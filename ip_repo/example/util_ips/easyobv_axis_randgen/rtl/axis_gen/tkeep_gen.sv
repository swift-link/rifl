==> flow/design.v <==
`timescale 1ns/1ps
module sync_fifo #
(
    parameter int DWIDTH = 32,
    parameter int DEPTH = 512
)
(
    input logic clk,
    input logic rst,
    input logic [DWIDTH-1:0] wr_data,
    input logic wr_en,
    input logic rd_en,
    output logic [DWIDTH-1:0] rd_data,
    output logic wr_full,
    output logic rd_empty
);
    localparam int LUT_DEPTH = DEPTH < 16 ? DEPTH : 16;
    localparam int BRAM_DEPTH = 1 << $clog2(DEPTH-LUT_DEPTH);
    localparam RAM_STYLE = BRAM_DEPTH > 32 ? "block" : "distributed";
    logic [DWIDTH-1:0] fifo_lutram[LUT_DEPTH-1:0];
    logic [$clog2(LUT_DEPTH)-1:0] lutram_rd_addr;
    logic [$clog2(LUT_DEPTH)-1:0] lutram_wr_addr;
    logic [$clog2(LUT_DEPTH):0] lutram_rd_ptr;
    logic [$clog2(LUT_DEPTH):0] lutram_wr_ptr;
    logic [DWIDTH-1:0] data_from_fifo;
    logic lutram_empty;
    logic lutram_full;
    logic input_to_output;
    logic input_to_lutram;
    if (DEPTH > 16) begin
        (* ram_style = RAM_STYLE *) logic [DWIDTH-1:0] fifo_bram[BRAM_DEPTH-1:0];
        logic [$clog2(BRAM_DEPTH)-1:0] bram_rd_addr;
        logic [$clog2(BRAM_DEPTH)-1:0] bram_wr_addr;
        logic [$clog2(BRAM_DEPTH):0] bram_rd_ptr;
        logic [$clog2(BRAM_DEPTH):0] bram_wr_ptr;
        logic [DWIDTH-1:0] bram_reg_1, bram_reg_2;
        logic bram_valid_1, bram_valid_2;
        logic bram_to_lutram, bram_to_lutram_1, bram_to_lutram_2;
        logic input_to_bram;
        logic bram_full;
        logic bram_empty;
        always_ff @(posedge clk) begin
            bram_reg_1 <= fifo_bram[bram_rd_addr];
            bram_reg_2 <= bram_reg_1;
        end
        always_ff @(posedge clk) begin
            if (rst) begin
                lutram_rd_ptr <= {{$clog2(LUT_DEPTH)+1}{1'b0}};
                lutram_wr_ptr <= {{$clog2(LUT_DEPTH)+1}{1'b0}};
                bram_rd_ptr <= {{$clog2(BRAM_DEPTH)+1}{1'b0}};
                bram_wr_ptr <= {{$clog2(BRAM_DEPTH)+1}{1'b0}};
                bram_valid_1 <= 1'b0;
                bram_valid_2 <= 1'b0;
                bram_to_lutram <= 1'b0;
                bram_to_lutram_1 <= 1'b0;
                bram_to_lutram_2 <= 1'b0;
            end
            else begin
                if (~bram_full & input_to_bram) begin
                    fifo_bram[bram_wr_addr] <= wr_data;
                    bram_wr_ptr <= bram_wr_ptr + 1'b1;
                end
                if (input_to_lutram)
                    fifo_lutram[lutram_wr_addr] <= wr_data;
                else if (bram_to_lutram_2 & bram_valid_2)
                    fifo_lutram[lutram_wr_addr] <= bram_reg_2;
                if (input_to_lutram | (bram_to_lutram_2 & bram_valid_2))
                    lutram_wr_ptr <= lutram_wr_ptr + 1'b1;
                if (bram_rd_ptr != bram_wr_ptr && bram_to_lutram)
                    bram_rd_ptr <= bram_rd_ptr + 1'b1;
                bram_valid_1 <= bram_rd_ptr != bram_wr_ptr;
                bram_valid_2 <= bram_valid_1;
                bram_to_lutram_1 <= bram_to_lutram;
                bram_to_lutram_2 <= bram_to_lutram_1;
                if (lutram_wr_ptr - lutram_rd_ptr <= 5'd8)
                    bram_to_lutram <= 1'b1;
                else
                    bram_to_lutram <= 1'b0;
                if (rd_en && lutram_rd_ptr != lutram_wr_ptr)
                    lutram_rd_ptr <= lutram_rd_ptr + 1'b1;
            end
        end
        assign wr_full = bram_full;
        assign bram_full = bram_rd_ptr == {~bram_wr_ptr[$clog2(BRAM_DEPTH)], bram_wr_addr};
        assign bram_empty = bram_rd_ptr == bram_wr_ptr && ~bram_valid_1 && ~bram_valid_2;
        assign bram_wr_addr = bram_wr_ptr[$clog2(BRAM_DEPTH)-1:0];
        assign bram_rd_addr = bram_rd_ptr[$clog2(BRAM_DEPTH)-1:0];
        assign input_to_output = lutram_empty & bram_empty & rd_en;
        assign input_to_bram = wr_en && (~bram_empty || lutram_full);
        assign input_to_lutram = (~lutram_empty | ~rd_en) & bram_empty & wr_en & ~lutram_full;
        assign rd_data = (lutram_empty & bram_empty) ? wr_data : data_from_fifo;
        assign rd_empty = lutram_empty & (~wr_en | ~bram_empty);
    end
    else begin
        always_ff @(posedge clk) begin
            if (rst) begin
                lutram_rd_ptr <= {($clog2(LUT_DEPTH)+1){1'b0}};
                lutram_wr_ptr <= {($clog2(LUT_DEPTH)+1){1'b0}};
            end
            else begin
                if (input_to_lutram) begin
                    fifo_lutram[lutram_wr_addr] <= wr_data;
                    lutram_wr_ptr <= lutram_wr_ptr + 1'b1;
                end
                if (rd_en && lutram_rd_ptr != lutram_wr_ptr)
                    lutram_rd_ptr <= lutram_rd_ptr + 1'b1;
            end
        end
        assign wr_full = lutram_full;
        assign input_to_output = lutram_empty & rd_en;
        assign input_to_lutram = ~input_to_output & wr_en & ~lutram_full;
        assign rd_data = lutram_empty ? wr_data : data_from_fifo;
        assign rd_empty = lutram_empty & ~wr_en;
    end
    assign lutram_wr_addr = lutram_wr_ptr[$clog2(LUT_DEPTH)-1:0];
    assign lutram_rd_addr = lutram_rd_ptr[$clog2(LUT_DEPTH)-1:0];
    assign lutram_full = lutram_rd_ptr == {~lutram_wr_ptr[$clog2(LUT_DEPTH)],lutram_wr_addr};
    assign lutram_empty = lutram_rd_ptr == lutram_wr_ptr;
    assign data_from_fifo = fifo_lutram[lutram_rd_addr];
endmodule
`timescale 1ns/1ps
module easy_fifo_axis_sync #
(
    parameter int DWIDTH = 32,
    parameter int DEPTH = 16,
    parameter int INPUT_REG = 0,
    parameter int OUTPUT_REG = 0
)
(
    input logic rst,
    input logic clk,
    input logic [DWIDTH-1:0] s_axis_tdata,
    input logic s_axis_tvalid,
    output logic s_axis_tready,
    output logic [DWIDTH-1:0] m_axis_tdata,
    output logic m_axis_tvalid,
    input logic m_axis_tready
);
    logic wr_clk_int, rd_clk_int;
    logic [DWIDTH-1:0] wr_data_int, rd_data_int;
    logic wr_en_int, rd_en_int;
    logic wr_full_int, rd_empty_int;
    assign wr_clk_int = clk;
    assign rd_clk_int = clk;
    if (INPUT_REG) begin
        always_ff @(posedge wr_clk_int) begin
            if (rst) begin
                wr_data_int <= {DWIDTH{1'b0}};
                wr_en_int <= 1'b0;
            end
            else if (s_axis_tready) begin
                wr_data_int <= s_axis_tdata;
                wr_en_int <= s_axis_tvalid;
            end
		end
		assign s_axis_tready = ~wr_full_int | ~wr_en_int;
    end
    else begin
        assign wr_data_int = s_axis_tdata;
        assign wr_en_int = s_axis_tvalid;
		assign s_axis_tready = ~wr_full_int;
    end
    if (OUTPUT_REG) begin
        always_ff @(posedge rd_clk_int) begin
            if (rst) begin
                m_axis_tdata <= {DWIDTH{1'b0}};
                m_axis_tvalid <= 1'b0;
            end
            else if (rd_en_int) begin
                m_axis_tdata <= rd_data_int;
                m_axis_tvalid <= ~rd_empty_int;
            end
        end
		assign rd_en_int = m_axis_tready | ~m_axis_tvalid;
    end
    else begin
        assign m_axis_tdata = rd_data_int;
        assign m_axis_tvalid = ~rd_empty_int;
		assign rd_en_int = m_axis_tready;
    end
    sync_fifo #(
        .DWIDTH   (DWIDTH),
        .DEPTH    (DEPTH)
    ) u_sync_fifo (
    	.clk      (clk),
        .rst      (rst),
        .wr_data  (wr_data_int),
        .wr_en    (wr_en_int),
        .rd_en    (rd_en_int),
        .rd_data  (rd_data_int),
        .wr_full  (wr_full_int),
        .rd_empty (rd_empty_int)
    );
endmodule
`timescale 1ns / 1ps
module axis_gen_xoshiro128ss #
(
    parameter bit [63:0] S0 = 64'd1,
    parameter bit [63:0] S1 = 64'd2
)
(
    input logic clk,
    input logic enable,
    output logic [63:0] rand64 = 64'b0
);
    logic [63:0] s0 = S0;
    logic [63:0] s1 = S1;
    logic [63:0] s0_new, s1_new;
    logic [63:0] s0m5;
    logic [63:0] s0m5_rotl;
    always_comb begin
        s0_new = s0;
        s1_new = s1;
        s1_new = s1_new ^ s0;
        s0_new = ({s0_new << 24} | {s0_new >> (64-24)}) ^ s1_new ^ (s1_new << 16);
        s1_new = ({s1_new << 37} | {s1_new >> (64-37)});
    end
    always_ff @(posedge clk) begin
        if (enable) begin
            s0 <= s0_new;
            s1 <= s1_new;
            rand64 <= ({{s0*5} << 7} | {{s0*5} >> (64-7)})*9;
        end
    end
endmodule
`timescale 1ns/1ps
module tkeep_gen #(
    parameter int DWIDTH = 8,
    parameter bit [63:0] S0 = 64'd1,
    parameter bit [63:0] S1 = 64'd2
) (
    input logic clk,
    input logic rst,
    input logic enable,
    input logic [15:0] pkt_len_min,
    input logic [15:0] pkt_len_max,
    output logic [DWIDTH-1:0] tkeep,
    output logic tlast,
    output logic vld
);
    logic [63:0] rand64;
    logic [15:0] pkt_len_diff = 16'b0;
    logic [15:0] pkt_len[3:0];
    logic [15:0] pkt_len_mask = {16{1'b1}};
    logic [15:0] pkt_len_buf_in = 16'b0;
    logic pkt_len_buf_in_vld = 1'b0;
    logic pkt_len_buf_in_rdy;
    logic [15:0] pkt_len_buf_out;
    logic pkt_len_buf_out_vld;
    logic pkt_len_buf_out_rdy;
    logic [15:0] pkt_len_curr = 16'b0;
    axis_gen_xoshiro128ss #(
        .S0 (S0),
        .S1 (S1)
    ) u_xoshiro128ss(
        .*,
        .enable (pkt_len_buf_in_rdy)
    );
    easy_fifo_axis_sync #(
        .DWIDTH     (16),
        .DEPTH      (16)
    ) u_easy_fifo_axis_sync(
        .*,
        .s_axis_tdata  (pkt_len_buf_in),
        .s_axis_tvalid (pkt_len_buf_in_vld),
        .s_axis_tready (pkt_len_buf_in_rdy),
        .m_axis_tdata  (pkt_len_buf_out),
        .m_axis_tvalid (pkt_len_buf_out_vld),
        .m_axis_tready (pkt_len_buf_out_rdy)
    );    
    always_ff @(posedge clk) begin
        pkt_len_diff <= pkt_len_max - pkt_len_min;
    end
    genvar i;
    for (i = 0; i < 16; i++) begin
        always_ff @(posedge clk) begin
            pkt_len_mask[i] <= |pkt_len_diff[15:i];
        end
    end
    always_ff @(posedge clk) begin
        if (rst)
            pkt_len_buf_in_vld <= 1'b0;
        else if (pkt_len_buf_in_rdy) begin
            if (pkt_len[0] <= pkt_len_diff) begin
                pkt_len_buf_in <= pkt_len[0] + pkt_len_min;
                pkt_len_buf_in_vld <= 1'b1;
            end
            else if (pkt_len[1] <= pkt_len_diff) begin
                pkt_len_buf_in <= pkt_len[1] + pkt_len_min;
                pkt_len_buf_in_vld <= 1'b1;
            end
            else if (pkt_len[2] <= pkt_len_diff) begin
                pkt_len_buf_in <= pkt_len[2] + pkt_len_min;
                pkt_len_buf_in_vld <= 1'b1;
            end
            else begin
                pkt_len_buf_in_vld <= 1'b0;
            end
        end
    end
    always_ff @(posedge clk) begin
        if (rst) begin
            pkt_len_curr <= 16'b0;
            vld <= 1'b0;
        end
        else if (enable) begin
            if (pkt_len_curr > 16'(DWIDTH)) begin
                pkt_len_curr <= pkt_len_curr - 16'(DWIDTH);
                vld <= 1'b1;
            end
            else if (pkt_len_buf_out_vld) begin
                pkt_len_curr <= pkt_len_buf_out;
                vld <= 1'b1;
            end
            else begin
                pkt_len_curr <= 16'b0;
                vld <= 1'b0;
            end
        end
    end
    assign pkt_len_buf_out_rdy = ((pkt_len_curr <= 16'(DWIDTH)) && enable) || (pkt_len_curr == 16'b0);
    for (i = 0; i < 4; i++)
        assign pkt_len[i] = rand64[63-i*16-:16] & pkt_len_mask;
    for (i = 0; i < DWIDTH; i++)
        assign tkeep[DWIDTH-1-i] = pkt_len_curr > 16'(i);
    assign tlast = pkt_len_curr <= 16'(DWIDTH);
endmodule
---- Step by step through the tools: tkeep_gen ----
The steps from the RTL of tkeep_gen to its reports follow in flow order.
Lines are those of the file above, counted from 1.
A cell with - has no value.
inputs
  top module .............................. tkeep_gen
  clock input ............................. clk
  library ................................. sky130hd
  corner .................................. tt_025C_1v80

---- Elaborated design ----
Yosys after proc, flatten, opt, wreduce and memory -nomap, before mapping. Print and check cells are not counted. Equal cells are merged and count once.
Memory sizes are those after Yosys's memory passes, which may raise the word count (mostly to a power of two), join words into wider ones and drop unused or constant bits.
operators by class
  add/sub/neg operators ................... 7
  multiply operators ...................... 2
  divide/modulo/power cells ............... 0
  $lt $le $gt $ge ......................... 13
  equality and inequality tests ........... 3
  shift operators ......................... 0
  mux-type cells .......................... 19
  bitwise operators ....................... 18
  reductions and logical operators ........ 21
operator list
  kind                                                                                count
  64-bit by 4-bit multiplier with 64-bit output (second input constant)               1
  64-bit by 3-bit multiplier with 64-bit output (second input constant)               1
  64-bit XOR                                                                          3
  16-bit 2-to-1 mux                                                                   8
  16-bit by 3-bit > comparator with 1-bit output (second input constant)              4
  64-bit by 24-bit bitwise OR with 64-bit output                                      1
  64-bit by 37-bit bitwise OR with 64-bit output                                      1
  64-bit by 7-bit bitwise OR with 64-bit output                                       1
  16-bit adder                                                                        3
  16-bit less-or-equal comparator                                                     3
  16-bit bitwise AND                                                                  3
  16-bit by 1-bit > comparator with 1-bit output (second input constant)              2
  16-bit by 2-bit > comparator with 1-bit output (second input constant)              2
  16-bit subtractor                                                                   1
  16-bit by 4-bit subtractor with 16-bit output (second input constant)               1
  16-bit by 4-bit > comparator with 1-bit output (second input constant)              1
  16-bit by 4-bit less-or-equal comparator with 1-bit output (second input constant)  1
  16-bit logical NOT                                                                  1
  16-bit OR reduction                                                                 1
  4-bit 2-to-1 mux                                                                    4
  15-bit OR reduction                                                                 1
  14-bit OR reduction                                                                 1
  13-bit OR reduction                                                                 1
  12-bit OR reduction                                                                 1
  11-bit OR reduction                                                                 1
  10-bit OR reduction                                                                 1
  5-bit by 1-bit adder with 5-bit output (second input constant)                      2
  5-bit == test                                                                       2
Other operator kinds: 16; their cells: 30.
storage and ports
  register bits ........................... 268
  bits in latches ......................... 0
  memory bits (writable) .................. 256
  bits in read-only memories .............. 0
  word width x clocked read ports ......... 16
  memories kept ........................... 1
  input bits .............................. 35
memories
  name                                           depth  bits a word  rd ports  wr ports  RTL line  text
  u_easy_fifo_axis_sync.u_sync_fifo.fifo_lutram  16     16           1         1         20        logic [DWIDTH-1:0] fifo_lutram[LUT_DEPTH-1:0];

---- Depth ----
Longest topological path by Yosys (ltp), each cell counted once; first at word level (registers and memories cut), then after technology mapping (sequential cells cut; the memories' decode and read muxes count).
depth
  depth in word-level cells ............... 9
  ABC_AREA ................................ 0
  depth in mapped cells ................... 33
  mapped depth without buffers ............ 33

---- Mapped cells and area ----
Yosys stat after the flow's synthesis: flattened, memories mapped to cells. It holds for the ABC_AREA given above (unset counts as 0); a run with the other value may have another netlist.
Totals and module areas in this step are rounded.
cell types
  cell                       count
  sky130_fd_sc_hd__edfxtp_1  448
  sky130_fd_sc_hd__ha_1      323
  sky130_fd_sc_hd__xnor2_1   230
  sky130_fd_sc_hd__mux4_2    80
  sky130_fd_sc_hd__dfxtp_1   64
  sky130_fd_sc_hd__a21oi_1   164
  sky130_fd_sc_hd__xor2_1    86
  sky130_fd_sc_hd__inv_1     145
  sky130_fd_sc_hd__nor2_1    141
  sky130_fd_sc_hd__nand2_1   137
  sky130_fd_sc_hd__a21o_1    67
  sky130_fd_sc_hd__o21ai_0   93
  sky130_fd_sc_hd__and2_1    64
  sky130_fd_sc_hd__nand4_1   45
  sky130_fd_sc_hd__o21bai_1  28
  sky130_fd_sc_hd__clkbuf_1  55
  sky130_fd_sc_hd__nand3_1   41
  sky130_fd_sc_hd__mux2i_1   18
Other cell types: 59; their cells: 284.
synthesis totals
  cell count .............................. 2513
  cell area after synthesis ............... 30320 um2
  flip-flops .............................. 512
  buffers ................................. 66
The figures by module come from a second, unflattened synthesis with its own total; it is not the netlist above.
unflattened totals
  cell total of the unflattened synthesis .. 2713
  area (unflattened synthesis) ............ 32070 um2
Rows give one instance, submodules left out.
by module
  module                 instances  cells  area (um2)
  axis_gen_xoshiro128ss  1          1550   15940
  sync_fifo              1          519    10680
  tkeep_gen              1          642    5446
  easy_fifo_axis_sync    1          2      7.5

---- Worst setup path after synthesis ----
OpenSTA on the mapped netlist: ideal clock, no wires. The path of least setup slack (recovery checks aside). Input and output delay are each 20% of the period. Register names are those of the netlist, which keeps one name where synthesis merged equal registers.
timing after synthesis
  kind .................................... reg-to-reg
  start ................................... register u_xoshiro128ss.s0[1]
  end ..................................... register u_xoshiro128ss.rand64[50]
  clock period ............................ 10.3 ns
  setup time .............................. 0.269 ns
  arrival time ............................ 7.582 ns
  data required time ...................... 10.031 ns
  slack ................................... 2.449 ns
  delay of the path ....................... 7.851 ns
  stages .................................. 31
  synthesis period reached ................ 7.851 ns
"delay of the path" = arrival - input delay + setup time.
"stages": output pins that drive a net of the path, with the launching flip-flop's if there is one; two outputs of one cell count as two.
"synthesis period reached" = period - worst setup slack (recovery checks aside). The figure is calculated, with input and output delays left at 20% of the set period.
Between the ends stands the longest chain of elaborated cells between them, by number of cells; it is not shown to be the way that was timed. Of several equally long chains one is given.
A line is the first line of the expression or statement that the cell stems from. Yosys adds cells for indexed reads and writes and turns some case tables into memories.
between the ends, after synthesis
  cells stage by stage .................... sky130_fd_sc_hd__edfxtp_1 sky130_fd_sc_hd__ha_1 sky130_fd_sc_hd__ha_1 sky130_fd_sc_hd__fa_1 sky130_fd_sc_hd__a21o_1 sky130_fd_sc_hd__a221oi_1 sky130_fd_sc_hd__o31ai_1 sky130_fd_sc_hd__o21bai_1 sky130_fd_sc_hd__a211oi_1 sky130_fd_sc_hd__or3_1 sky130_fd_sc_hd__a211o_1 sky130_fd_sc_hd__and2_1 sky130_fd_sc_hd__o21ai_0 sky130_fd_sc_hd__a21oi_1 sky130_fd_sc_hd__a41o_1 sky130_fd_sc_hd__o221a_2 sky130_fd_sc_hd__a21oi_1 sky130_fd_sc_hd__xnor2_1 sky130_fd_sc_hd__ha_1 sky130_fd_sc_hd__ha_1 sky130_fd_sc_hd__a21o_1 sky130_fd_sc_hd__a21oi_1 sky130_fd_sc_hd__a211o_1 sky130_fd_sc_hd__a2111o_1 sky130_fd_sc_hd__a2111oi_0 sky130_fd_sc_hd__a2111oi_2 sky130_fd_sc_hd__o41ai_2 sky130_fd_sc_hd__a221o_1 sky130_fd_sc_hd__a211oi_1 sky130_fd_sc_hd__o31ai_1 sky130_fd_sc_hd__xor2_1
  cells in the longest elaborated chain ... 3
RTL lines, path after synthesis
  element                                        RTL line  text
  start: declaration                             206       logic [63:0] s0 = S0;
  start: assignment                              220       s0 <= s0_new;
  64-bit by 3-bit multiplier with 64-bit output  222       rand64 <= ({{s0*5} << 7} | {{s0*5} >> (64-7)})*9;
  64-bit by 7-bit bitwise OR with 64-bit output  222
  64-bit by 4-bit multiplier with 64-bit output  222
  end: assignment                                222
  end: declaration                               204       output logic [63:0] rand64 = 64'b0

---- Timing after layout ----
Path of least setup slack in the final report of run 1 (OpenROAD, finished layout, wires in). Where an end is a register, its clock arrival counts in the times.
timing post-layout
  kind .................................... reg-to-reg
  start ................................... register u_xoshiro128ss.s0[1]
  end ..................................... register u_xoshiro128ss.rand64[50]
  clock period ............................ 9.14 ns
  setup time .............................. 0.25 ns
  arrival time ............................ 8.98 ns
  data required time ...................... 9.57 ns
  slack ................................... 0.59 ns
  stages .................................. 34
Between the ends stands the longest chain of elaborated cells between them, by number of cells; it is not shown to be the way that was timed. Of several equally long chains one is given.
between the ends, post-layout
  cells stage by stage .................... sky130_fd_sc_hd__edfxtp_1 sky130_fd_sc_hd__ha_1 sky130_fd_sc_hd__ha_1 sky130_fd_sc_hd__fa_2 sky130_fd_sc_hd__a21o_1 sky130_fd_sc_hd__a221oi_4 sky130_fd_sc_hd__o31ai_4 sky130_fd_sc_hd__o21bai_2 sky130_fd_sc_hd__buf_4 sky130_fd_sc_hd__a211oi_1 sky130_fd_sc_hd__or3_4 sky130_fd_sc_hd__a211o_4 sky130_fd_sc_hd__and2_1 sky130_fd_sc_hd__o21ai_2 sky130_fd_sc_hd__a21oi_2 sky130_fd_sc_hd__a41o_1 sky130_fd_sc_hd__o221a_2 sky130_fd_sc_hd__a21oi_4 sky130_fd_sc_hd__xnor2_4 sky130_fd_sc_hd__buf_4 sky130_fd_sc_hd__ha_1 sky130_fd_sc_hd__ha_4 sky130_fd_sc_hd__a21o_1 sky130_fd_sc_hd__a21o_1 sky130_fd_sc_hd__a21oi_1 sky130_fd_sc_hd__a211o_1 sky130_fd_sc_hd__a2111o_1 sky130_fd_sc_hd__a2111oi_4 sky130_fd_sc_hd__a2111oi_4 sky130_fd_sc_hd__o41ai_2 sky130_fd_sc_hd__a221o_1 sky130_fd_sc_hd__a211oi_1 sky130_fd_sc_hd__o31ai_1 sky130_fd_sc_hd__xor2_1
  cells in the longest elaborated chain ... 3
RTL lines, path post-layout
  element                                        RTL line  text
  start: declaration                             206       logic [63:0] s0 = S0;
  start: assignment                              220       s0 <= s0_new;
  64-bit by 3-bit multiplier with 64-bit output  222       rand64 <= ({{s0*5} << 7} | {{s0*5} >> (64-7)})*9;
  64-bit by 7-bit bitwise OR with 64-bit output  222
  64-bit by 4-bit multiplier with 64-bit output  222
  end: assignment                                222
  end: declaration                               204       output logic [63:0] rand64 = 64'b0

Module tkeep_gen, platform sky130hd: 2 stored runs of the flow (Yosys, OpenROAD) with differing settings, in no particular order. Input and output delays are each 20% of the period that was set; the output load is 0.01 pF.
"reached clock period": clock period set for the run, less the worst setup slack. It is reckoned from that one timing run; input and output delays stay at 20% of the period that was set.
By "worst path time" is meant the share of the clock period that the worst setup path is allowed (20% is reserved at inputs, 20% at outputs), minus its slack. Clock arrival times at its registers enter into it.
"power consumption" is the tool's figure for a default switching activity; nothing was simulated.
Values from the reports are rounded here.

---- run 1 ----
settings
  period_ns = 9.14
  CORE_UTILIZATION = 19
  SETUP_SLACK_MARGIN = 0.24
  PLACE_DENSITY = 0.61
  CORE_ASPECT_RATIO = 0.51
  CORE_MARGIN = 7
  CELL_PAD_IN_SITES_GLOBAL_PLACEMENT = 3
  CELL_PAD_IN_SITES_DETAIL_PLACEMENT = 2
  TNS_END_PERCENT = 65
  ABC_AREA = 0
  GPL_TIMING_DRIVEN = 0
  CTS_CLUSTER_SIZE = 33
  SLEW_MARGIN = 40
  CAP_MARGIN = 20
results
  power consumption ....................... 0.008624 W
  full die area ........................... 171600 um2
  standard-cell area after routing ........ 36160 um2
  worst path time ......................... 8.55 ns
  class of the worst setup path ........... reg-to-reg
  setup total negative slack .............. 0.000 ns
  worst setup slack after layout .......... 0.595 ns
  chip area after synthesis (Yosys) ....... 30320 um2
  lowest hold slack ....................... 0.368 ns
  utilization ............................. 22.9%
  reached clock period .................... 8.545 ns

---- run 2 ----
settings
  period_ns = 11.5
  CORE_UTILIZATION = 28
  SETUP_SLACK_MARGIN = 1.48
  PLACE_DENSITY_LB_ADDON = 0.06
  ABC_AREA = 0
  GPL_TIMING_DRIVEN = 1
  CAP_MARGIN = 0
  SLEW_MARGIN = 35
  CORE_MARGIN = 2
results
  power consumption ....................... 0.006743 W
  full die area ........................... 110900 um2
  standard-cell area after routing ........ 34670 um2
  worst path time ......................... 9.13 ns
  class of the worst setup path ........... reg-to-reg
  setup total negative slack .............. 0.000 ns
  worst setup slack after layout .......... 2.369 ns
  chip area after synthesis (Yosys) ....... 30320 um2
  lowest hold slack ....................... 0.373 ns
  utilization ............................. 32.3%
  reached clock period .................... 9.131 ns
