==> flow/design.v <==
`timescale 1ns/1ps
module axis_dummy_slave #
(
    parameter int DWIDTH = 32,
    parameter bit HAS_READY = 0,
    parameter bit HAS_KEEP = 0,
    parameter bit HAS_LAST = 0,
    parameter bit HAS_STRB = 0,
    parameter int DEST_WIDTH = 0,
    parameter int USER_WIDTH = 0,
    parameter int ID_WIDTH = 0,
    parameter bit [63:0] SEED = 64'b0
)
(
    input logic clk,
    input logic [DWIDTH-1:0] s_axis_tdata,
    input logic s_axis_tvalid,
    input logic [DWIDTH/8-1:0] s_axis_tkeep,
    input logic s_axis_tlast,
    input logic [DWIDTH/8-1:0] s_axis_tstrb,
    input logic [DEST_WIDTH <= 0 ? 1 : DEST_WIDTH-1:0] s_axis_tdest,
    input logic [USER_WIDTH <= 0 ? 1 : USER_WIDTH-1:0] s_axis_tuser,
    input logic [ID_WIDTH <= 0 ? 1 : ID_WIDTH-1:0] s_axis_tid,
    output logic s_axis_tready,
    input [63:0] bp_ratio_code
);
    logic s_axis_tready_int = 1'b1;
    logic [63:0] bp_ratio_code_reg;
    logic [63:0] rand64;
    xoshiro128ss_simple #(
        .S0 (((((((SEED+64'd19911102+64'h9e3779b97f4a7c15) ^ ((SEED+64'd19911102+64'h9e3779b97f4a7c15) >> 30)) * 64'hbf58476d1ce4e5b9) ^ ((((SEED+64'd19911102+64'h9e3779b97f4a7c15) ^ ((SEED+64'd19911102+64'h9e3779b97f4a7c15) >> 30)) * 64'hbf58476d1ce4e5b9) >> 27)) * 64'h94d049bb133111eb) ^ ((((((SEED+64'd19911102+64'h9e3779b97f4a7c15) ^ ((SEED+64'd19911102+64'h9e3779b97f4a7c15) >> 30)) * 64'hbf58476d1ce4e5b9) ^ ((((SEED+64'd19911102+64'h9e3779b97f4a7c15) ^ ((SEED+64'd19911102+64'h9e3779b97f4a7c15) >> 30)) * 64'hbf58476d1ce4e5b9) >> 27)) * 64'h94d049bb133111eb) >> 31))),
        .S1 (((((((SEED+64'd19911102+64'h9e3779b97f4a7c15+64'h9e3779b97f4a7c15) ^ ((SEED+64'd19911102+64'h9e3779b97f4a7c15+64'h9e3779b97f4a7c15) >> 30)) * 64'hbf58476d1ce4e5b9) ^ ((((SEED+64'd19911102+64'h9e3779b97f4a7c15+64'h9e3779b97f4a7c15) ^ ((SEED+64'd19911102+64'h9e3779b97f4a7c15+64'h9e3779b97f4a7c15) >> 30)) * 64'hbf58476d1ce4e5b9) >> 27)) * 64'h94d049bb133111eb) ^ ((((((SEED+64'd19911102+64'h9e3779b97f4a7c15+64'h9e3779b97f4a7c15) ^ ((SEED+64'd19911102+64'h9e3779b97f4a7c15+64'h9e3779b97f4a7c15) >> 30)) * 64'hbf58476d1ce4e5b9) ^ ((((SEED+64'd19911102+64'h9e3779b97f4a7c15+64'h9e3779b97f4a7c15) ^ ((SEED+64'd19911102+64'h9e3779b97f4a7c15+64'h9e3779b97f4a7c15) >> 30)) * 64'hbf58476d1ce4e5b9) >> 27)) * 64'h94d049bb133111eb) >> 31)))
    ) u_xoshiro128ss (
    	.clk    (clk),
        .rand64 (rand64)
    );
    always_ff @(posedge clk) begin
        bp_ratio_code_reg <= bp_ratio_code;
    end
    always_ff @(posedge clk) begin
        s_axis_tready <= rand64 >= bp_ratio_code_reg;
    end
endmodule
`timescale 1ns / 1ps
module xoshiro128ss_simple #
(
    parameter bit [63:0] S0 = 64'd1,
    parameter bit [63:0] S1 = 64'd2
)
(
    input logic clk,
    output logic [63:0] rand64
);
    logic [63:0] s0 = S0;
    logic [63:0] s1 = S1;
    logic [63:0] s0_new, s1_new;
    logic [63:0] s0m5;
    logic [63:0] s0m5_rotl;
    always_comb begin
        s0_new = s0;
        s1_new = s1;
        s1_new = s1_new ^ s0;
        s0_new = ({s0_new << 24} | {s0_new >> (64-24)}) ^ s1_new ^ (s1_new << 16);
        s1_new = ({s1_new << 37} | {s1_new >> (64-37)});
    end
    always_ff @(posedge clk) begin
        s0 <= s0_new;
        s1 <= s1_new;
        rand64 <= ({{s0*5} << 7} | {{s0*5} >> (64-7)})*9;
    end
endmodule
### Reports on axis_dummy_slave

The steps from the RTL of axis_dummy_slave to its reports follow in flow order.
Lines are those of the file above, counted from 1.
Cell names lack the library's common part.
A cell with -- has no value.

| set-up | value |
|---|---|
| top | axis_dummy_slave |
| clock | clk |
| cell library | sky130hd |
| corner | tt_025C_1v80 |

### Word-level counts

Counts by Yosys on the flattened word-level netlist (proc, flatten, opt, wreduce; memories kept). Register bits leave out memories and registers merged into their read ports (data or address); mux counts leave out enables and synchronous resets folded into registers. Print and check cells are left out. Cells with the same type and inputs are merged into one.

| operators by class | value |
|---|---|
| $mul | 2 |
| $lt $le $gt $ge | 1 |
| bitwise gates (word level) | 6 |

Operator list:

| operator | count |
|---|---|
| 64-bit by 4-bit multiplier with 64-bit output (second input constant) | 1 |
| 64-bit by 3-bit multiplier with 64-bit output (second input constant) | 1 |
| 64-bit XOR | 3 |
| 64-bit by 24-bit OR with 64-bit output | 1 |
| 64-bit by 37-bit OR with 64-bit output | 1 |
| 64-bit greater-or-equal comparator | 1 |
| 64-bit by 7-bit OR with 64-bit output | 1 |

| bit counts | value |
|---|---|
| flip-flop bits (word level) | 257 |
| output and inout port bits | 1 |

### Depth

Yosys ltp: most cells in a row. Word level: on the elaborated netlist, between registers, memories and ports. Mapped: between sequential cells and ports; inverters and the memories' decode and read muxes count.

| logic depth | value |
|---|---|
| word-level depth | 3 |
| ABC_AREA | 0 |
| mapped depth | 26 |
| gate-level depth less buffers | 26 |

### Netlist

Source: synth_stat.txt of the flow (Yosys; design flattened, memories mapped). It holds for the ABC_AREA given above (unset counts as 0); a run with the other value may have another netlist.
The area totals of this step are shown rounded.

Cells by type:

| cell type | count |
|---|---|
| dfxtp_1 | 257 |
| ha_1 | 305 |
| xnor2_1 | 223 |
| a21oi_1 | 134 |
| a21o_1 | 84 |
| xor2_1 | 67 |
| inv_1 | 144 |
| o21ai_0 | 73 |
| nand2_1 | 81 |
| nor2_1 | 68 |
| nand4_1 | 34 |
| o21bai_1 | 21 |
| nand3_1 | 30 |
| o21a_1 | 18 |
| a31oi_1 | 19 |
| clkbuf_1 | 28 |
| nor3_1 | 20 |
| nor2b_1 | 14 |

Not listed: further types 53, cells in them 154.

| synthesis totals | value |
|---|---|
| standard cells after synthesis | 1,774 |
| chip area (Yosys) | 16,600 µm² |
| sequential area | 5,140 µm² |
| mapped flip-flops | 257 |
| buffer cells | 35 |

The figures by module come from a second, unflattened synthesis with its own total; it is not the netlist above.

| second synthesis, totals | value |
|---|---|
| cells (unflattened synthesis) | 1,794 |
| area (unflattened synthesis) | 16,800 µm² |

Rows give one instance, submodules left out.

Modules:

| module | instances | cells | area (µm²) | seq. area (µm²) |
|---|---|---|---|---|
| xoshiro128ss_simple | 1 | 1,511 | 13,900 | 3,840 |
| axis_dummy_slave | 1 | 283 | 2,890 | 1,300 |

### Worst setup path after synthesis

OpenSTA on the mapped netlist: ideal clock, no wires. The path of least setup slack (recovery checks aside). Input and output delay are each 20% of the period. Register names are those of the netlist, which keeps one name where synthesis merged equal registers.

| timing path after synthesis | value |
|---|---|
| path kind | reg-to-reg |
| start point | reg u_xoshiro128ss.s0[1] |
| end point | reg u_xoshiro128ss.rand64[60] |
| clock period | 7.08 ns |
| setup time | 0.128 ns |
| time at the first pin | 0.000 ns |
| arrival time | 6.125 ns |
| data required time | 6.952 ns |
| slack | 0.827 ns |
| path delay | 6.253 ns |
| stages | 27 |
| synthesis period reached | 6.253 ns |

"path delay" is the arrival time less input delay plus setup time.
"stages": output pins that drive a net of the path, with the launching flip-flop's if there is one; two outputs of one cell count as two.
"synthesis period reached" = period - worst setup slack (recovery checks aside). The figure is calculated, with input and output delays left at 20% of the set period.
The rows between start and end are the longest chain of elaborated cells between them; the timing report does not say that the signal goes this way. Where chains are equally long, one stands for them.
Each line given opens the expression or statement behind the cell; cells for indexed reads and writes are added by Yosys, which also makes memories of some case tables.

| on the way, after synthesis | value |
|---|---|
| cell sequence | dfxtp_1 ha_1 ha_1 fa_1 a21oi_1 o221a_4 a2111o_1 nor2_1 o31ai_1 a21oi_1 a311oi_1 o21ai_1 a31oi_1 xnor2_1 ha_1 ha_1 fa_1 a211oi_1 o21ai_0 and4_1 o22a_1 o31ai_2 a2bb2oi_2 a211oi_1 o41ai_2 mux2i_1 o211ai_1 |
| length of the longest elaborated chain | 3 |

RTL lines, path after synthesis:

| element | line | RTL |
|---|---|---|
| start: declaration | 54 | `logic [63:0] s0 = S0;` |
| start: assignment | 67 | `s0 <= s0_new;` |
| 64-bit by 3-bit multiplier with 64-bit output | 69 | `rand64 <= ({{s0*5} << 7} \| {{s0*5} >> (64-7)})*9;` |
| 64-bit by 7-bit OR with 64-bit output | 69 |  |
| 64-bit by 4-bit multiplier with 64-bit output | 69 |  |
| end: assignment | 69 |  |
| end: declaration | 52 | `output logic [63:0] rand64` |

### Timing after layout

Path of least setup slack in the final report of stored run 2 (OpenROAD, finished layout, wires in). Where an end is a register, its clock arrival counts in the times.

| timing path after layout | value |
|---|---|
| path kind | reg-to-reg |
| start point | reg u_xoshiro128ss.s0[7] |
| end point | reg u_xoshiro128ss.rand64[60] |
| clock period | 5.13 ns |
| setup time | 0.12 ns |
| time at the first pin | 0.60 ns |
| arrival time | 6.70 ns |
| data required time | 5.58 ns |
| slack | -1.12 ns |
| stages | 27 |

The rows between start and end are the longest chain of elaborated cells between them; the timing report does not say that the signal goes this way. Where chains are equally long, one stands for them.

| on the way, after layout | value |
|---|---|
| cell sequence | dfxtp_4 ha_4 ha_4 a21oi_1 o21ai_2 a31oi_4 a2111o_1 a31o_4 a311oi_2 nor2_1 buf_4 o311ai_2 a21oi_1 xnor2_1 ha_1 fa_2 a211oi_4 o21ai_2 and4_4 o22a_4 o31ai_4 buf_6 a2bb2oi_4 a211oi_4 o41ai_4 mux2i_1 o211ai_1 |
| length of the longest elaborated chain | 3 |

RTL lines, path after layout:

| element | line | RTL |
|---|---|---|
| start: declaration | 54 | `logic [63:0] s0 = S0;` |
| start: assignment | 67 | `s0 <= s0_new;` |
| 64-bit by 3-bit multiplier with 64-bit output | 69 | `rand64 <= ({{s0*5} << 7} \| {{s0*5} >> (64-7)})*9;` |
| 64-bit by 7-bit OR with 64-bit output | 69 |  |
| 64-bit by 4-bit multiplier with 64-bit output | 69 |  |
| end: assignment | 69 |  |
| end: declaration | 52 | `output logic [63:0] rand64` |

Memo
Re: implementation data of axis_dummy_slave

Measured results for axis_dummy_slave: 2 stored runs of the Yosys and OpenROAD flow on sky130hd. The settings differ; the order carries no meaning. The constraints put input and output delay at 20% of the set period each and load the outputs with 0.01 pF.
"achieved period" = clock period - worst setup slack. The figure is calculated, with input and output delays left at 20% of the set period.
"critical setup path time" means the part of the period allowed to the worst setup path (the constraints hold back 20% at inputs and 20% at outputs) less its slack; where the path has registers, the arrival times of their clocks count too.
"overall power": no workload was simulated; the value follows from the tool's default switching activity.
Values from the reports are rounded here.

#### Stored run 1

| setting | value |
|---|---|
| period_ns | `5.17` |
| CORE_UTILIZATION | `55` |
| SETUP_SLACK_MARGIN | `-0.47` |
| PLACE_DENSITY_LB_ADDON | `0.08` |
| CORE_ASPECT_RATIO | `1.91` |
| CELL_PAD_IN_SITES_DETAIL_PLACEMENT | `2` |
| ABC_AREA | `0` |
| CAP_MARGIN | `35` |
| MIN_ROUTING_LAYER | `met1` |
| CORE_MARGIN | `2` |
| SLEW_MARGIN | `20` |

Stopped before the end: placement reported DPL-0033.

#### Stored run 2

| setting | value |
|---|---|
| period_ns | `5.13` |
| CORE_UTILIZATION | `27` |
| PLACE_DENSITY | `0.82` |
| CORE_ASPECT_RATIO | `0.67` |
| CORE_MARGIN | `2` |
| CELL_PAD_IN_SITES_GLOBAL_PLACEMENT | `1` |
| TNS_END_PERCENT | `35` |
| ABC_AREA | `0` |
| CTS_CLUSTER_SIZE | `79` |
| SLEW_MARGIN | `10` |
| MIN_ROUTING_LAYER | `met1` |
| MAX_ROUTING_LAYER | `met5` |
| CAP_MARGIN | `20` |

| result | value |
|---|---|
| critical setup path time | 6.25 ns |
| critical path type | reg-to-reg |
| chip area after synthesis (Yosys) | 16,600 µm² |
| lowest hold slack | 0.457 ns |
| overall power | 4.36 mW |
| utilization of the finished layout | 39.8 % |
| worst slack on setup checks | -1.12 ns |
| standard-cell area after routing | 24,300 µm² |
| overall die area | 63,600 µm² |
| achieved period | 6.251 ns |
| sum of negative setup slack | -28.9 ns |
