==> flow/design.v <==
`timescale 1ns/1ps
module rx_axis_conv #(
    parameter int DWIDTH_IN = 240,
    parameter int DWIDTH_OUT = 256
)
(
    input logic clk,
    input logic rst,
    input logic [DWIDTH_IN-1:0] s_axis_tdata,
    input logic [DWIDTH_IN/8-1:0] s_axis_tkeep,
    input logic s_axis_tlast,
    input logic s_axis_tvalid,
    output logic s_axis_tready,
    output logic [DWIDTH_OUT-1:0] m_axis_tdata,
    output logic [DWIDTH_OUT/8-1:0] m_axis_tkeep,
    output logic m_axis_tlast,
    output logic m_axis_tvalid,
    input logic m_axis_tready
);
    localparam int DWIDTH_UNIT = DWIDTH_OUT-DWIDTH_IN;
    localparam int KEEP_UNIT = DWIDTH_UNIT/8;
    localparam bit [$clog2(DWIDTH_OUT/DWIDTH_UNIT):0] N = DWIDTH_OUT/DWIDTH_UNIT;
    localparam bit [$clog2(DWIDTH_OUT/DWIDTH_UNIT):0] M = N - 1;
    logic [DWIDTH_IN*2-1:0] data_vector;
    logic [DWIDTH_IN/4-1:0] keep_vector;
    logic [DWIDTH_IN-1:0] tdata_reg;
    logic [DWIDTH_IN/8-1:0] tkeep_reg;
    logic tlast_reg;
    logic tvalid_reg;
    logic [$clog2(N)-1:0] cnt = {$clog2(N){1'b0}};
    logic buffer_loaded = 1'b0;
    logic pass_through;
    logic buffer_store, buffer_consume;
    always_ff @(posedge clk) begin
        if (rst) begin
            tdata_reg <= {DWIDTH_IN{1'b0}};
            tkeep_reg <= {DWIDTH_IN/8{1'b0}};
            tlast_reg <= 1'b0;
            tvalid_reg <= 1'b0;
        end
        else if (s_axis_tready) begin
            if (buffer_store) begin
                tdata_reg <= s_axis_tdata;
                tkeep_reg <= s_axis_tkeep;
                tlast_reg <= s_axis_tlast && (cnt == M || tlast_reg || s_axis_tkeep[DWIDTH_IN/8-1-cnt*KEEP_UNIT]);
                tvalid_reg <= 1'b1;
            end
            else if (buffer_consume) begin
                tdata_reg <= {DWIDTH_IN{1'b0}};
                tkeep_reg <= {DWIDTH_IN/8{1'b0}};
                tlast_reg <= 1'b0;
                tvalid_reg <= 1'b0;
            end
        end
    end
    always_ff @(posedge clk) begin
        if (rst)
            cnt <= 'b0;
        else if (s_axis_tready) begin
            if (buffer_store) begin
                if (buffer_loaded & tlast_reg)
                    cnt <= 'b1;
                else
                    cnt <= cnt + 1'b1;
            end
            else if (buffer_consume)
                cnt <= 'b0;
        end
    end
    always_ff @(posedge clk) begin
        if (rst)
            buffer_loaded <= 1'b0;
        else if (s_axis_tready) begin
            if (buffer_store)
                buffer_loaded <= 1'b1;
            else if (buffer_consume)
                buffer_loaded <= 1'b0;
        end
    end
    assign data_vector = {tdata_reg,s_axis_tdata};
    assign keep_vector = {tkeep_reg,{(DWIDTH_IN/8){~tlast_reg}}&s_axis_tkeep};
    always_ff @(posedge clk) begin
        if (rst) begin
            m_axis_tdata <= {DWIDTH_OUT{1'b0}};
            m_axis_tkeep <= {(DWIDTH_OUT/8){1'b0}};
            m_axis_tlast <= 1'b0;
            m_axis_tvalid <= 1'b0;
        end
        else if (m_axis_tready | ~m_axis_tvalid) begin
            if (pass_through) begin
                m_axis_tdata <= {s_axis_tdata,{DWIDTH_UNIT{1'b0}}};
                m_axis_tkeep <= {s_axis_tkeep,{KEEP_UNIT{1'b0}}};
                m_axis_tlast <= 1'b1;
                m_axis_tvalid <= 1'b1;
            end
            else if (~buffer_loaded) begin
                m_axis_tdata <= {DWIDTH_OUT{1'b0}};
                m_axis_tkeep <= {(DWIDTH_OUT/8){1'b0}};
                m_axis_tlast <= 1'b0;
                m_axis_tvalid <= 1'b0;
            end
            else begin
                m_axis_tdata <= data_vector[DWIDTH_IN*2-1-(cnt-1'b1)*DWIDTH_UNIT-:DWIDTH_OUT];
                m_axis_tkeep <= keep_vector[DWIDTH_IN/4-1-(cnt-1'b1)*KEEP_UNIT-:DWIDTH_OUT/8];
                m_axis_tlast <= tlast_reg | (s_axis_tlast&~buffer_store);
                m_axis_tvalid <= tlast_reg | s_axis_tvalid;
            end
        end
    end
    assign pass_through = ~buffer_loaded && s_axis_tvalid && s_axis_tlast;
    assign buffer_store = s_axis_tvalid && (tlast_reg || (cnt != M &&
                        (cnt == 'b0 ? ~pass_through : s_axis_tkeep[DWIDTH_IN/8-1-cnt*KEEP_UNIT])));
    assign buffer_consume = buffer_loaded & (tlast_reg | s_axis_tvalid);
    assign s_axis_tready = m_axis_tready | (~buffer_loaded & ~pass_through) | ~m_axis_tvalid;
endmodule
== Tool chain data of rx_axis_conv ==
What the tools print for rx_axis_conv, step after step.
Lines are those of the file above, counted from 1.
The mark -- stands for no value.
Set-up
  top: rx_axis_conv
  clock port: clk
  library: sky130hd
  timing corner: tt_025C_1v80

== Word-level counts ==
Yosys after proc, flatten, opt, wreduce and memory -nomap, before mapping. Memory bits, and registers merged into a memory's read port (data or address), are not among the register bits. Print and check cells are not counted. Equal cells are merged and count once.
Storage and ports
  flip-flop bits (word level): 566
  elaborated cells: 68
Cells by class
  add/subtract/negate cells: 9
  equality and inequality tests: 2
  shifts and indexed selects: 3
  muxes and demuxes: 19
  bitwise operators: 15
  reductions and logical operators: 11
Operators with widths (count)
  256-bit 2-to-1 mux: 2
  480-bit by 32-bit variable part select with 256-bit output: 1
  240-bit 2-to-1 mux: 2
  32-bit 2-to-1 mux: 2
  60-bit by 10-bit variable part select with 32-bit output: 1
  30-bit 2-to-1 mux: 2
  32-bit by 1-bit adder with 32-bit output with constant B: 1
  32-bit by 9-bit subtractor with 32-bit output with constant B: 1
  9-bit by 32-bit subtractor with 32-bit output with constant A: 1
  30-bit AND: 1
  30-bit by 6-bit variable part select with 1-bit output: 1
  4-bit 2-to-1 mux: 3
  9-bit by 7-bit subtractor with 10-bit output with constant B: 1
  8-bit by 2-bit adder with 9-bit output with constant B: 1
  7-bit by 6-bit subtractor with 8-bit output with constant A: 1
  1-bit 2-to-1 mux: 8
  5-bit by 5-bit subtractor with 6-bit output with constant A: 1
  1-bit bitwise OR: 5
  1-bit logical AND: 5
  1-bit inverter: 5
  4-bit by 1-bit subtractor with 5-bit output with constant B: 1
  1-bit AND: 4
  4-bit by 1-bit adder with 4-bit output with constant B: 1
  4-bit equality test with constant B: 1
  4-bit inequality test with constant B: 1
  4-bit logical NOT: 1
  1-bit logical OR: 3
  2-bit AND reduction: 1
  2-bit nonzero test: 1

== Longest topological paths ==
Depth = most cells in a row (Yosys ltp): at word level without a register or memory, in the mapped netlist without a sequential cell, where the memories' decode and read muxes count.
Depth
  word-level depth: 13
  ABC_AREA: 0
  depth in mapped cells: 21

== Mapped cells and area ==
Yosys stat after the flow's synthesis: flattened, memories mapped to cells. It holds for the ABC_AREA given above (unset counts as 0); a run with the other value may have another netlist.
Mapped netlist
  cell count: 6009
  synthesis area: 51949.8 um2
  area of sequential cells: 11330.9 um2
  flip-flop cells: 566
Cells by type
  sky130_fd_sc_hd__dfxtp_1: count 566, total area 1.13E+04 um2
  sky130_fd_sc_hd__mux4_2: count 422, total area 9.5E+03 um2
  sky130_fd_sc_hd__mux2i_1: count 386, total area 3.86E+03 um2
  sky130_fd_sc_hd__a22o_1: count 306, total area 2680.07 um2
  sky130_fd_sc_hd__a21oi_1: count 480, total area 2.4E+03 um2
  sky130_fd_sc_hd__nor2_1: count 590, total area 2.21E+03 um2
  sky130_fd_sc_hd__o21ai_0: count 430, total area 2.15E+03 um2
  sky130_fd_sc_hd__nand2_1: count 473, total area 1.78E+03 um2
  sky130_fd_sc_hd__mux2_2: count 130, total area 1.46E+03 um2
  sky130_fd_sc_hd__buf_2: count 263, total area 1.32E+03 um2
  sky130_fd_sc_hd__clkbuf_1: count 314, total area 1178.63 um2
  sky130_fd_sc_hd__a221oi_1: count 106, total area 928.39 um2
  sky130_fd_sc_hd__nor3_1: count 184, total area 920.883 um2
  sky130_fd_sc_hd__a211oi_1: count 118, total area 885.85 um2
  sky130_fd_sc_hd__o211ai_1: count 117, total area 878.342 um2
  sky130_fd_sc_hd__a311oi_1: count 66, total area 578.054 um2
  sky130_fd_sc_hd__buf_4: count 69, total area 517.997 um2
  sky130_fd_sc_hd__o22ai_1: count 81, total area 506.736 um2
Not listed: further types 84, cells in them 908.

== Path before layout ==
Path of least setup slack by OpenSTA after synthesis, without wires, with an ideal clock, recovery checks aside; 20% of the period is set as input and as output delay. Where synthesis merged equal registers, the netlist keeps one of their names.
Timing after synthesis
  path type: reg-to-reg
  from: register cnt[0]
  to: register m_axis_tdata[29]
  period: 6490 ps
  library setup time: 131 ps
  arrival time: 3881 ps
  data required time: 6359 ps
  path slack: 2478 ps
  delay of the path: 4012 ps
  stages: 18
  path buffers: 10
  synthesis period reached: 4012 ps
"delay of the path" is the arrival time less input delay plus setup time.
"stages": output pins that drive a net of the path, with the launching flip-flop's if there is one; two outputs of one cell count as two.
"synthesis period reached" is the clock period less the worst setup slack; recovery checks do not enter. This is arithmetic on one report: input and output delays are still those of the set period (20% each).
The rows between start and end are the longest chain of elaborated cells between them; the timing report does not say that the signal goes this way. Where chains are equally long, one stands for them.
Each line given opens the expression or statement behind the cell; cells for indexed reads and writes are added by Yosys, which also makes memories of some case tables.
At most two assigning lines are given for a register; there are more.
Between the ends, after synthesis
  path through: sky130_fd_sc_hd__dfxtp_1 -> sky130_fd_sc_hd__buf_2 -> sky130_fd_sc_hd__inv_1 -> sky130_fd_sc_hd__buf_2 -> sky130_fd_sc_hd__buf_2 -> sky130_fd_sc_hd__buf_2 -> sky130_fd_sc_hd__buf_2 -> sky130_fd_sc_hd__ha_1 -> sky130_fd_sc_hd__buf_4 -> sky130_fd_sc_hd__buf_4 -> sky130_fd_sc_hd__buf_4 -> sky130_fd_sc_hd__buf_4 -> sky130_fd_sc_hd__buf_2 -> sky130_fd_sc_hd__mux2_2 -> sky130_fd_sc_hd__a221oi_1 -> sky130_fd_sc_hd__a311oi_1 -> sky130_fd_sc_hd__a2111oi_0 -> sky130_fd_sc_hd__nor3_1
  cells in the longest elaborated chain: 7
  elaborated cells between the ends (all ways): 7
Ends and longest elaborated chain, after synthesis
  start, declared: line 30  | logic [$clog2(N)-1:0] cnt = {$clog2(N){1'b0}};
  start, assigned: line 58  | cnt <= 'b0;
  start, assigned: line 64  | cnt <= cnt + 1'b1;
  4-bit by 1-bit subtractor with 5-bit output: line 103  | m_axis_tdata <= data_vector[DWIDTH_IN*2-1-(cnt-1'b1)*DWIDTH_UNIT-:DWIDTH_OUT];
  9-bit by 32-bit subtractor with 32-bit output: line 103
  32-bit by 1-bit adder with 32-bit output: line 103
  32-bit by 9-bit subtractor with 32-bit output: line 103
  480-bit by 32-bit variable part select with 256-bit output: line 103
  256-bit 2-to-1 mux: line 96  | else if (~buffer_loaded) begin
  256-bit 2-to-1 mux: line 90  | if (pass_through) begin
  end, assigned: line 91  | m_axis_tdata <= {s_axis_tdata,{DWIDTH_UNIT{1'b0}}};
  end, assigned: line 103
  end, declared: line 14  | output logic [DWIDTH_OUT-1:0] m_axis_tdata,

== Worst path after layout ==
Path of least setup slack in the final report of flow run A (OpenROAD, finished layout, wires in). Where an end is a register, its clock arrival counts in the times.
The report prints the path's times to 10 ps; the period is as set.
Timing post-layout
  path type: reg-to-reg
  from: register cnt[1]
  to: register cnt[0]
  period: 6960 ps
  library setup time: 100 ps
  arrival time: 6020 ps
  data required time: 7610 ps
  path slack: 1590 ps
  stages: 14
  path buffers: 5
The rows between start and end are the longest chain of elaborated cells between them; the timing report does not say that the signal goes this way. Where chains are equally long, one stands for them.
At most two assigning lines are given for a register; there are more.
Between the ends, post-layout
  path through: sky130_fd_sc_hd__dfxtp_1 -> sky130_fd_sc_hd__inv_1 -> sky130_fd_sc_hd__ha_4 -> sky130_fd_sc_hd__buf_4 -> sky130_fd_sc_hd__nor2b_4 -> sky130_fd_sc_hd__buf_4 -> sky130_fd_sc_hd__nand2_1 -> sky130_fd_sc_hd__o221ai_1 -> sky130_fd_sc_hd__o22ai_1 -> sky130_fd_sc_hd__buf_4 -> sky130_fd_sc_hd__o211a_4 -> sky130_fd_sc_hd__buf_12 -> sky130_fd_sc_hd__buf_4 -> sky130_fd_sc_hd__a22o_1
  cells in the longest elaborated chain: 8
  elaborated cells between the ends (all ways): 11
Ends and longest elaborated chain, post-layout
  start, declared: line 30  | logic [$clog2(N)-1:0] cnt = {$clog2(N){1'b0}};
  start, assigned: line 58  | cnt <= 'b0;
  start, assigned: line 64  | cnt <= cnt + 1'b1;
  5-bit by 5-bit subtractor with 6-bit output: line 112  | (cnt == 'b0 ? ~pass_through : s_axis_tkeep[DWIDTH_IN/8-1-cnt*KEEP_UNIT])));
  30-bit by 6-bit variable part select with 1-bit output: line 112
  1-bit 2-to-1 mux: line 112
  1-bit logical AND: line 111  | assign buffer_store = s_axis_tvalid && (tlast_reg || (cnt != M &&
  1-bit logical OR: line 111
  1-bit logical AND: line 111
  2-bit nonzero test
  2-bit AND reduction
  end, assigned: line 64
  end, assigned: line 67  | cnt <= 'b0;
  end, declared: line 30

Data sheet: physical implementation of rx_axis_conv

Record of 2 stored runs of the RTL-to-layout flow on rx_axis_conv, platform sky130hd. The runs are unordered. Constraints: input delay and output delay 20% of the set period each, output load 0.01 pF.
"achieved clock period" = clock period - worst setup slack. The figure is calculated, with input and output delays left at 20% of the set period.
"worst setup path time" means the part of the period allowed to the worst setup path (the constraints hold back 20% at inputs and 20% at outputs) less its slack; where the path has registers, the arrival times of their clocks count too.
By "power" is meant OpenSTA's value without simulated activity: inputs other than the clock are taken to toggle once in ten clock periods, and the tool carries that through the logic.
"worst setup path time" is given in steps of 10 ps.
[flow run A] settings: period_ns=6.96, CORE_UTILIZATION=15, SETUP_SLACK_MARGIN=0.38, PLACE_DENSITY_LB_ADDON=0.04, CORE_ASPECT_RATIO=0.84, CELL_PAD_IN_SITES_DETAIL_PLACEMENT=1, CAP_MARGIN=20, SLEW_MARGIN=15, MAX_ROUTING_LAYER=met5, CORE_MARGIN=2
[flow run A] result: chip area after synthesis (Yosys) 51949.8 um2, die area 351074.0 um2, utilization 19.1 %, worst setup slack after layout 1592 ps, total negative slack 0 ps, worst hold slack 505 ps, power 26.799 mW, achieved clock period 5368 ps, worst setup path time 5370 ps, worst setup path kind reg-to-reg
[flow run B] settings: period_ns=4.34, CORE_UTILIZATION=41, SETUP_SLACK_MARGIN=1.12, PLACE_DENSITY=0.95, GPL_TIMING_DRIVEN=1, CTS_CLUSTER_DIAMETER=269, CAP_MARGIN=40, CORE_MARGIN=2, SLEW_MARGIN=20
[flow run B] result: did not finish, routing stopped with GRT-0116
